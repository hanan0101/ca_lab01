==> flow/design.v <==
`timescale 1ns / 1ps
module register_file #(
    parameter NUM_REGS = 4,        
    parameter REG_WIDTH = 16        
)(
    input logic clk,           
    input logic rst_n,              
    input logic en,                
    input logic [REG_WIDTH-1:0] data_in,  
    input logic [1:0] rs1,         
    input logic [1:0] rs2,         
    input logic [1:0] rd,  
    output logic [REG_WIDTH-1:0] op1,   
    output logic [REG_WIDTH-1:0] op2    
);
    logic [REG_WIDTH-1:0] reg_array [0:NUM_REGS-1];
    assign reg_array[0] =0;
    always_ff @( posedge clk, negedge rst_n) begin
        if (~rst_n) begin 
            for (int i = 1; i < NUM_REGS; i++) begin
                reg_array[i] <= 0; 
            end
       end else begin  
         reg_array[rd] <= data_in;  
      end
   end 
    assign op1 = reg_array[rs1]; 
    assign op2 = reg_array[rs2]; 
endmodule
### Step by step through the tools: register_file

The steps from the RTL of register_file to its reports follow in flow order.
Line numbers count from 1 in the design file above.
A cell with n/a has no value.

* design top: register_file
* clock input: clk
* library: sky130hd
* corner: tt_025C_1v80

### Elaborated design

Counts by Yosys on the flattened word-level netlist (proc, flatten, opt, wreduce). Print and check cells are left out. Cells with the same type and inputs are merged into one.

* equality and inequality tests: 9
* mux-type cells: 2
* reductions and logical operators: 2

Operator list (count)
* parallel mux 16 bit (select 4 bit): 2
* equality test 2 bit with constant B: 6
* equality test 2 x 1 -> 1 bit with constant B: 3
* logical NOT 2 bit: 2

* bits in registers: 48
* input bits: 25
* output and inout bits: 32
* word-level cells: 16

### Depth

Longest topological path by Yosys (ltp), each cell counted once; first at word level (registers and memories cut), then after technology mapping (sequential cells cut; the memories' decode and read muxes count).

* word-level depth: 2
* ABC_AREA: 0
* mapped depth: 5
* gate-level depth less buffers: 2

### Synthesis result

Yosys stat after the flow's synthesis: flattened, memories mapped to cells. It holds for the ABC_AREA given above (unset counts as 0); a run with the other value may have another netlist.

Cell types (count)
* sky130_fd_sc_hd__dfrtp_1: 48
* sky130_fd_sc_hd__mux2_4: 40
* sky130_fd_sc_hd__mux2_2: 40
* sky130_fd_sc_hd__a22o_1: 32
* sky130_fd_sc_hd__buf_6: 8
* sky130_fd_sc_hd__buf_12: 4
* sky130_fd_sc_hd__nor2b_4: 2
* sky130_fd_sc_hd__buf_2: 3
* sky130_fd_sc_hd__nor2b_1: 2
* sky130_fd_sc_hd__buf_1: 2
* sky130_fd_sc_hd__nand2_2: 1

* standard cells after synthesis: 182
* mapped area: 0.0027714 sq mm
* sequential area: 0.0012012 sq mm
* flip-flops: 48
* buffers: 17

### Path before layout

Source: OpenSTA report_checks on the synthesized netlist (no wires, ideal clock, input and output delay 20% of the period each), path of least setup slack; recovery checks are left aside. Register names are those of the netlist, which keeps one name where synthesis merged equal registers.

* path type: input to output
* start point: input port rs1[1]
* end point: output port op1[10]
* period: 1250 ps
* input delay: 250 ps
* external output delay: 250 ps
* launch time at the first pin: 250 ps
* arrival time: 1003 ps
* required time: 1000 ps
* path slack: -3 ps
* path delay: 753 ps
* stages: 4
* synthesis period reached: 1253 ps

"path delay" is the arrival time less input delay plus setup time.
A path that ends at an output port has no setup time.
"stages": output pins that drive a net of the path, with the launching flip-flop's if there is one; two outputs of one cell count as two.
"synthesis period reached" is the clock period less the worst setup slack; recovery checks do not enter. This is arithmetic on one report: input and output delays are still those of the set period (20% each).
The rows between start and end are the longest chain of elaborated cells between them; the timing report does not say that the signal goes this way. Where chains are equally long, one stands for them.
A line is the first line of the expression or statement that the cell stems from. Yosys adds cells for indexed reads and writes and turns some case tables into memories.

* cell sequence: sky130_fd_sc_hd__buf_6 sky130_fd_sc_hd__buf_12 sky130_fd_sc_hd__mux2_4 sky130_fd_sc_hd__a22o_1
* cells in the longest elaborated chain: 2
* elaborated cells between the ends (all ways): 5
* classes of those cells: 3 x eq/ne; 1 x mux; 1 x reduce/logical

Ends and longest elaborated chain, post-synthesis
* start: declaration: line 10 `input logic [1:0] rs1,`
* equality test 2 bit: line 27 `assign op1 = reg_array[rs1];`
* parallel mux 16 bit (select 4 bit): line 27
* end: declaration: line 13 `output logic [REG_WIDTH-1:0] op1,`

### Worst path after layout

From the final timing report of flow run A: the path of least setup slack in the routed layout; clock arrival at registers is part of the times.
The path's times are printed in steps of 10 ps; the period is the one set.

* path type: register to output
* start point: register reg_array[1][14]
* end point: output port op2[14]
* period: 1340 ps
* external output delay: 270 ps
* launch time at the first pin: 290 ps
* arrival time: 1320 ps
* required time: 1070 ps
* path slack: -250 ps
* stages: 4

The rows between start and end are the longest chain of elaborated cells between them; the timing report does not say that the signal goes this way. Where chains are equally long, one stands for them.

* cell sequence: sky130_fd_sc_hd__dfrtp_1 sky130_fd_sc_hd__mux2_4 sky130_fd_sc_hd__a22o_1 sky130_fd_sc_hd__buf_2
* cells in the longest elaborated chain: 1
* elaborated cells between the ends (all ways): 1
* classes of those cells: 1 x mux

Ends and longest elaborated chain, post-layout
* start: declaration: line 16 `logic [REG_WIDTH-1:0] reg_array [0:NUM_REGS-1];`
* start: assignment: line 21 `reg_array[i] <= 0;`
* start: assignment: line 24 `reg_array[rd] <= data_in;`
* parallel mux 16 bit (select 4 bit): line 28 `assign op2 = reg_array[rs2];`
* end: declaration: line 14 `output logic [REG_WIDTH-1:0] op2`

Hand-over note for register_file

Measured data: module register_file, platform sky130hd, 2 stored runs of the flow under differing settings, order arbitrary. Input and output delays are each 20% of the period that was set; the output load is 0.01 pF.
By "achieved period" is meant the clock period of the run minus its worst setup slack. This is arithmetic on one report: input and output delays are still those of the set period (20% each).
"allowed time less slack (worst setup path)" = time allowed to the worst setup path (clock period - input delay - output delay, where it has them) - its slack; a late launch clock adds to it, a late capture clock takes from it.
"total design power" is the tool's figure for a default switching activity; nothing was simulated.
"allowed time less slack (worst setup path)" is known to 10 ps.

### Flow run A

==> flow/run.sh <==
#!/bin/bash
# the make line also repeats the synthesis and layout settings of config.mk as NAME=value (left out here)
make -C /OpenROAD-flow-scripts/flow DESIGN_CONFIG=/design/flow/config.mk WORK_HOME=/design/flow/orfs CLKGATE_MAP_FILE= finish
==> flow/config.mk <==
export PLATFORM = sky130hd
export DESIGN_NAME = register_file
export DESIGN_NICKNAME = register_file
export VERILOG_FILES = /design/flow/design.v
export SDC_FILE = /design/flow/constraint.sdc
export NUM_CORES = 4
export LEC_CHECK = 0
export CAP_MARGIN = 20
export CORE_MARGIN = 2
export CORE_UTILIZATION = 40
export SETUP_SLACK_MARGIN = -0.01
export SLEW_MARGIN = 20
==> flow/constraint.sdc <==
create_clock -name core_clock -period 1.34 [get_ports {clk}]
set_input_delay 0.2680 -clock core_clock [delete_from_list [all_inputs] [get_ports {clk}]]
set_output_delay 0.2680 -clock core_clock [all_outputs]
set_load 0.01 [all_outputs]

Results of flow run A:
- Total design power: 3.943 mW
- Standard-cell area after layout: 0.003606 sq mm
- Worst setup slack after layout: -250 ps
- Achieved period: 1,590 ps
- Allowed time less slack (worst setup path): 1,320 ps
- Critical path type: register to output
- Post-layout utilization: 0.534
- Total negative setup slack: -6,614 ps
- Full die area: 0.0076099 sq mm
- Chip area in the Yosys report: 0.0027714 sq mm

### Flow run B

==> flow/run.sh <==
#!/bin/bash
# the make line also repeats the synthesis and layout settings of config.mk as NAME=value (left out here)
make -C /OpenROAD-flow-scripts/flow DESIGN_CONFIG=/design/flow/config.mk WORK_HOME=/design/flow/orfs CLKGATE_MAP_FILE= finish
==> flow/config.mk <==
export PLATFORM = sky130hd
export DESIGN_NAME = register_file
export DESIGN_NICKNAME = register_file
export VERILOG_FILES = /design/flow/design.v
export SDC_FILE = /design/flow/constraint.sdc
export NUM_CORES = 4
export LEC_CHECK = 0
export CAP_MARGIN = 20
export CELL_PAD_IN_SITES_GLOBAL_PLACEMENT = 2
export CORE_MARGIN = 2
export CORE_UTILIZATION = 55
export GPL_ROUTABILITY_DRIVEN = 1
export GPL_TIMING_DRIVEN = 0
export PLACE_DENSITY_LB_ADDON = 0.01
export SLEW_MARGIN = 20
==> flow/constraint.sdc <==
create_clock -name core_clock -period 1.96 [get_ports {clk}]
set_input_delay 0.3920 -clock core_clock [delete_from_list [all_inputs] [get_ports {clk}]]
set_output_delay 0.3920 -clock core_clock [all_outputs]
set_load 0.01 [all_outputs]

Outcome of flow run B: stopped before the end: placement reported FLW-0024

End of note.
